==> flow/design.v <==
`timescale 1ns / 1ps
module Read_8SIPO(Ser_I, Clk_I, Clk_O, SH_LD, Parl_O);
input Clk_I, Ser_I;
output Clk_O, SH_LD;
output [7:0] Parl_O;
reg [7:0] Clk_Count;  
parameter nBit = 8;  
reg [nBit-1:0] R_Parl_O, temp_Parl_O;
reg R_ShiftLoad;
always @(posedge Clk_I) begin
 Clk_Count <= Clk_Count + 1;
 if( Clk_Count > (nBit+4)) begin  
 Clk_Count <= 0;
 R_ShiftLoad <= 0;
 end
 if(Clk_Count==0) R_ShiftLoad <= 0;  
 if(Clk_Count==1) R_ShiftLoad <= 1;  
 if((Clk_Count>=2)&&(Clk_Count<=(nBit+1))) begin  
 temp_Parl_O <= temp_Parl_O << 1;
 temp_Parl_O[0] <= Ser_I;
 end
 if(Clk_Count==(nBit+2)) R_Parl_O <= temp_Parl_O;  
end
assign Parl_O = R_Parl_O;
assign Clk_O = Clk_I;
assign SH_LD = R_ShiftLoad;
endmodule 
* Reports on Read_8SIPO
The steps from the RTL of Read_8SIPO to its reports follow in flow order. Lines are those of the file above, counted from 1. Cell names lack the library's common part. A cell with -- has no value.
Set-up: design top Read_8SIPO, clock port Clk_I, library sky130hd, corner tt_025C_1v80

* Elaborated design
Source: Yosys, flattened and elaborated, memories not mapped. Widths are those after wreduce. Registers that Yosys merges into a memory's read port (data or address) are not register bits. Print and check cells do not count. Equal cells are merged and count once.
Operators by class: add/subtract/negate cells 1, magnitude comparators 3, equality and inequality tests 2, muxes and demuxes 2, reduce/logical cells 3
Operators with widths (count):
- adder 8 x 1 -> 8 bit (second input constant) | 1
- equality test 8 x 1 -> 1 bit (second input constant) | 1
- >= comparator 8 x 2 -> 1 bit (second input constant) | 1
- > comparator 8 x 4 -> 1 bit (second input constant) | 1
- less-or-equal comparator 8 x 4 -> 1 bit (second input constant) | 1
- equality test 8 x 4 -> 1 bit (second input constant) | 1
- zero test 8 bit | 1
- nonzero test 2 bit | 1
- two-way mux 1 bit | 2
- logical AND 1 bit | 1
Bit counts: register bits 25, bits of input ports 2, output and inout bits 10, elaborated cells 16

* Logic depth
Depth = most cells in a row (Yosys ltp): at word level without a register or memory, in the mapped netlist without a sequential cell, where the memories' decode and read muxes count.
Depth: depth in word-level cells 3, ABC_AREA 0, gate-level depth with buffers 5, gate-level depth less buffers 5

* After synthesis
Yosys stat after the flow's synthesis: flattened, memories mapped to cells. It holds for the ABC_AREA given above (unset counts as 0); a run with the other value may have another netlist.
Mapped netlist: cells in the netlist 61, synthesis area 912.1 um^2, sequential part of the area 660.6 um^2, mapped flip-flops 25, buffer cells 2
Cell types:
- edfxtp_1 | count 16, area in all 480.461 um^2
- dfxtp_1 | count 9, area in all 180.173 um^2
- ha_1 | count 4, area in all 50.048 um^2
- nor3_2 | count 3, area in all 30.029 um^2
- inv_1 | count 5, area in all 18.768 um^2
- a21oi_1 | count 3, area in all 15.014 um^2
- nand2_1 | count 4, area in all 15.014 um^2
- o21ai_0 | count 3, area in all 15.014 um^2
- nor3b_2 | count 1, area in all 12.512 um^2
- buf_6 | count 1, area in all 11.261 um^2
- or4_4 | count 1, area in all 11.261 um^2
- a211o_1 | count 1, area in all 8.758 um^2
- a221oi_1 | count 1, area in all 8.758 um^2
- buf_4 | count 1, area in all 7.507 um^2
- o21bai_1 | count 1, area in all 7.507 um^2
- o31ai_1 | count 1, area in all 7.507 um^2
- a31oi_1 | count 1, area in all 6.256 um^2
- and3_1 | count 1, area in all 6.256 um^2
Not listed: further types 4, cells in them 4.

## Implementation results

Stored flow runs of Read_8SIPO (2 of them; Yosys, OpenROAD, sky130hd). They differ in their settings and are not a sequence. Constraints: input delay and output delay 20% of the set period each, output load 0.01 pF.
"clock period reached" = clock period - worst setup slack. The figure is calculated, with input and output delays left at 20% of the set period.
"time used up by the worst setup path" means the part of the period allowed to the worst setup path (the constraints hold back 20% at inputs and 20% at outputs) less its slack; where the path has registers, the arrival times of their clocks count too.
"total power of the final layout": no workload was simulated; the value follows from the tool's default switching activity.
"time used up by the worst setup path" is known to 10 ps.

* Run A | settings: period_ns 1.07; CORE_UTILIZATION 55; PLACE_DENSITY_LB_ADDON 0.19; CORE_ASPECT_RATIO 0.87; CORE_MARGIN 9; TNS_END_PERCENT 65; GPL_TIMING_DRIVEN 0; CTS_CLUSTER_DIAMETER 198; SLEW_MARGIN 35; MAX_ROUTING_LAYER met5; CAP_MARGIN 20 | results: chip area in the Yosys report 912.1 um^2; total die area 3452.0 um^2; area of the standard cells in the finished layout 1122.3 um^2; utilization of the finished layout 0.734; worst slack on setup checks -407 ps; setup TNS -8344 ps; smallest hold slack 350 ps; total power of the final layout 1.683 mW; clock period reached 1477 ps; time used up by the worst setup path 1480 ps; critical path type register -> register
* Run B | settings: period_ns 1.83; SETUP_SLACK_MARGIN 0.55; CAP_MARGIN 20; CORE_MARGIN 2; CORE_UTILIZATION 40; SLEW_MARGIN 20 | results: chip area in the Yosys report 912.1 um^2; total die area 2678.1 um^2; area of the standard cells in the finished layout 1212.4 um^2; utilization of the finished layout 0.553; worst slack on setup checks 243 ps; setup TNS 0 ps; smallest hold slack 443 ps; total power of the final layout 1.101 mW

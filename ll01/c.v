==> flow/design.v <==
`timescale 1ns / 1ps
module Drive_74595(Clock, Data_In, Shift, Latch, Data_Out);
input Clock;
input [7:0] Data_In;  
output Shift;  
output Latch;  
output Data_Out;  
reg [7:0] Clk_Count;  
reg R_Shift, R_Latch, R_DataO;
parameter nBit = 8;  
always @ ( posedge Clock ) begin
 Clk_Count <= Clk_Count + 1;
 if( Clk_Count > (2*nBit + 4)) begin
 Clk_Count <= 0;
 end
 if((Clk_Count < 2*nBit) && ((Clk_Count%2) == 0)) begin
 R_Shift <= 0;
 R_Latch <= 0;
 R_DataO <= Data_In[Clk_Count/2];
 end
 if((Clk_Count < 2*nBit) && ((Clk_Count%2) == 1)) begin
 R_Shift <= 1;
 R_Latch <= 0;
 R_DataO <= Data_In[Clk_Count/2];
 end
 if(Clk_Count == (2*nBit)) begin
 R_Shift <= 0;
 R_Latch <= 0;
 R_DataO <= 0;
 end
 if(Clk_Count == (2*nBit+1)) begin
 R_Shift <= 0;
 R_Latch <= 1;
 R_DataO <= 0;
 end
end
assign Shift = R_Shift;
assign Latch = R_Latch;
assign Data_Out = R_DataO;
endmodule 
Reports on Drive_74595
What the tools print for Drive_74595, step after step. Lines are those of the file above, counted from 1. Cell names lack the library's common part. The mark n/a stands for no value.

Top module: Drive_74595. Clock input: Clock. Library: sky130hd. Timing corner: tt_025C_1v80.

After elaboration
Counts by Yosys on the flattened word-level netlist (proc, flatten, opt, wreduce; memories kept). Register bits leave out memories and registers merged into their read ports (data or address). Print and check cells are left out. Cells with the same type and inputs are merged into one.

$add $sub $neg: 1. Order comparisons: 2. Under equal/unequal tests stands 2. Under shift operators stands 1. The figure for mux-type cells is 6. Under reductions and logical operators stands 6.

Operators by type and width (number): zero test 32 bit (1); equality test 8 x 5 -> 1 bit (second input constant) (2); adder 8 x 1 -> 8 bit (second input constant) (1); greater-than comparator 8 x 5 -> 1 bit (second input constant) (1); < comparator 8 x 5 -> 1 bit (second input constant) (1); variable part select 8 x 8 -> 1 bit (1); two-way mux 1 bit (6); nonzero test 3 bit (1); logical AND 1 bit (2); nonzero test 2 bit (1); OR reduction 2 bit (1).

The entry for bits in registers reads 11. Under input port bits stands 9. The entry for output and inout bits reads 3. The figure for cells after elaboration is 22.

Depth
Depth = most cells in a row (Yosys ltp): at word level without a register or memory, in the mapped netlist without a sequential cell, where the memories' decode and read muxes count.

Under depth after elaboration stands 5. The entry for ABC_AREA reads 0. The figure for depth in mapped cells is 5. The figure for mapped depth without buffers is 5.

Netlist
Yosys stat after the flow's synthesis: flattened, memories mapped to cells. It holds for the ABC_AREA given above (unset counts as 0); a run with the other value may have another netlist.

The figure for cell count is 49. Under chip area (Yosys) stands 518.0 µm². The figure for sequential part of the area is 220.2 µm². Under flip-flop cells stands 11. The entry for buffers reads 2.

Cells by type (number): dfxtp_1 (11); mux4_2 (2); ha_1 (3); nor3_1 (5); nor4_4 (1); xor2_1 (2); nor4_1 (2); buf_6 (1); inv_1 (3); mux2i_1 (1); nand3_1 (2); o21ai_0 (2); o2bb2ai_1 (1); xnor2_1 (1); a211oi_1 (1); buf_4 (1); nor2_1 (2); nor3b_1 (1).

Other cell types: 7; their cells: 7.

Path before layout
Path of least setup slack by OpenSTA after synthesis, without wires, with an ideal clock, recovery checks aside; 20% of the period is set as input and as output delay. Where synthesis merged equal registers, the netlist keeps one of their names.

Path type: register -> register. From: register Clk_Count[7]. To: register R_DataO. Under clock period stands 1.16 ns. The entry for setup time reads 0.143 ns. The entry for arrival reads 1.114 ns. Required time: 1.017 ns. For path slack the number is -0.097 ns. Path delay: 1.257 ns. Stages: 5. Synthesis period reached: 1.257 ns.

"path delay" = arrival - input delay + setup time. "stages": output pins that drive a net of the path, with the launching flip-flop's if there is one; two outputs of one cell count as two. "synthesis period reached" = period - worst setup slack (recovery checks aside). The figure is calculated, with input and output delays left at 20% of the set period. The rows between start and end are the longest chain of elaborated cells between them; the timing report does not say that the signal goes this way. Where chains are equally long, one stands for them. Each line given opens the expression or statement behind the cell; cells for indexed reads and writes are added by Yosys, which also makes memories of some case tables. A register here has more assigning lines than the two given.

Cells stage by stage: dfxtp_1 or3_1 buf_6 nor4_4 a211oi_1. For length of the longest elaborated chain the number is 4. Elaborated cells on any way between the ends: 10.

RTL lines, path after synthesis: from (decl) (line 8) `reg [7:0] Clk_Count;`; from (assign) (line 12) `Clk_Count <= Clk_Count + 1;`; from (assign) (line 14) `Clk_Count <= 0;`; < comparator 8 x 5 -> 1 bit (line 16) `if((Clk_Count < 2*nBit) && ((Clk_Count%2) == 0)) begin`; logical AND 1 bit (line 16); two-way mux 1 bit (line 16); two-way mux 1 bit (line 21) `if((Clk_Count < 2*nBit) && ((Clk_Count%2) == 1)) begin`; to (assign) (line 19) `R_DataO <= Data_In[Clk_Count/2];`; to (assign) (line 24) `R_DataO <= Data_In[Clk_Count/2];`; to (decl) (line 9) `reg R_Shift, R_Latch, R_DataO;`.

Path in the finished layout
Path of least setup slack in the final report of job 2 (OpenROAD, finished layout, wires in). Where an end is a register, its clock arrival counts in the times.

Path type: register -> output. From: register R_Shift. To: output Shift. Under clock period stands 1.51 ns. The entry for arrival reads 1.13 ns. Required time: 1.21 ns. For path slack the number is 0.08 ns. Stages: 2.

A register here has more assigning lines than the two given.

Cells stage by stage: dfxtp_1 clkdlybuf4s50_1. For length of the longest elaborated chain the number is 0. Elaborated cells on any way between the ends: 0.

RTL lines, path after layout: from (decl) (line 9) `reg R_Shift, R_Latch, R_DataO;`; from (assign) (line 17) `R_Shift <= 0;`; from (assign) (line 22) `R_Shift <= 1;`; to (decl) (line 5) `output Shift;`.

Drive_74595 through Yosys and OpenROAD on sky130hd: 2 stored runs, unordered, with their settings and measured results. The constraints put input and output delay at 20% of the set period each and load the outputs with 0.01 pF. By "clock period reached" is meant the clock period of the run minus its worst setup slack. This is arithmetic on one report: input and output delays are still those of the set period (20% each). "total power after layout" is the tool's figure for a default switching activity; nothing was simulated.

Job 1 has these settings: period_ns 1.08; CORE_UTILIZATION 35; SETUP_SLACK_MARGIN -0.02; PLACE_DENSITY_LB_ADDON 0.08; HOLD_SLACK_MARGIN 0.16; CORE_ASPECT_RATIO 1.81; CORE_MARGIN 6; CELL_PAD_IN_SITES_GLOBAL_PLACEMENT 3; CELL_PAD_IN_SITES_DETAIL_PLACEMENT 1; TNS_END_PERCENT 30; ABC_AREA 1; CTS_CLUSTER_SIZE 64; SLEW_MARGIN 25; MAX_ROUTING_LAYER met5; CAP_MARGIN 20. Outcome: no results, floorplanning failed with PDN-0185.

Job 2 has these settings: period_ns 1.51; CORE_UTILIZATION 30; PLACE_DENSITY 0.73; CORE_MARGIN 3; CELL_PAD_IN_SITES_GLOBAL_PLACEMENT 0; TNS_END_PERCENT 60; ABC_AREA 0; GPL_ROUTABILITY_DRIVEN 1; CTS_CLUSTER_DIAMETER 176; CAP_MARGIN 15; SLEW_MARGIN 10. The measured utilization in the final report is 43.7 %. The sum of negative setup slack is 0.000 ns. For the total power after layout the run shows 0.0005777 W. The netlist area reported by Yosys stands at 518.0 µm². For the area of the die the run shows 2261.5 µm². The measured lowest setup slack is 0.082 ns. The clock period reached reads 1.428 ns. The measured worst hold slack is 0.493 ns.
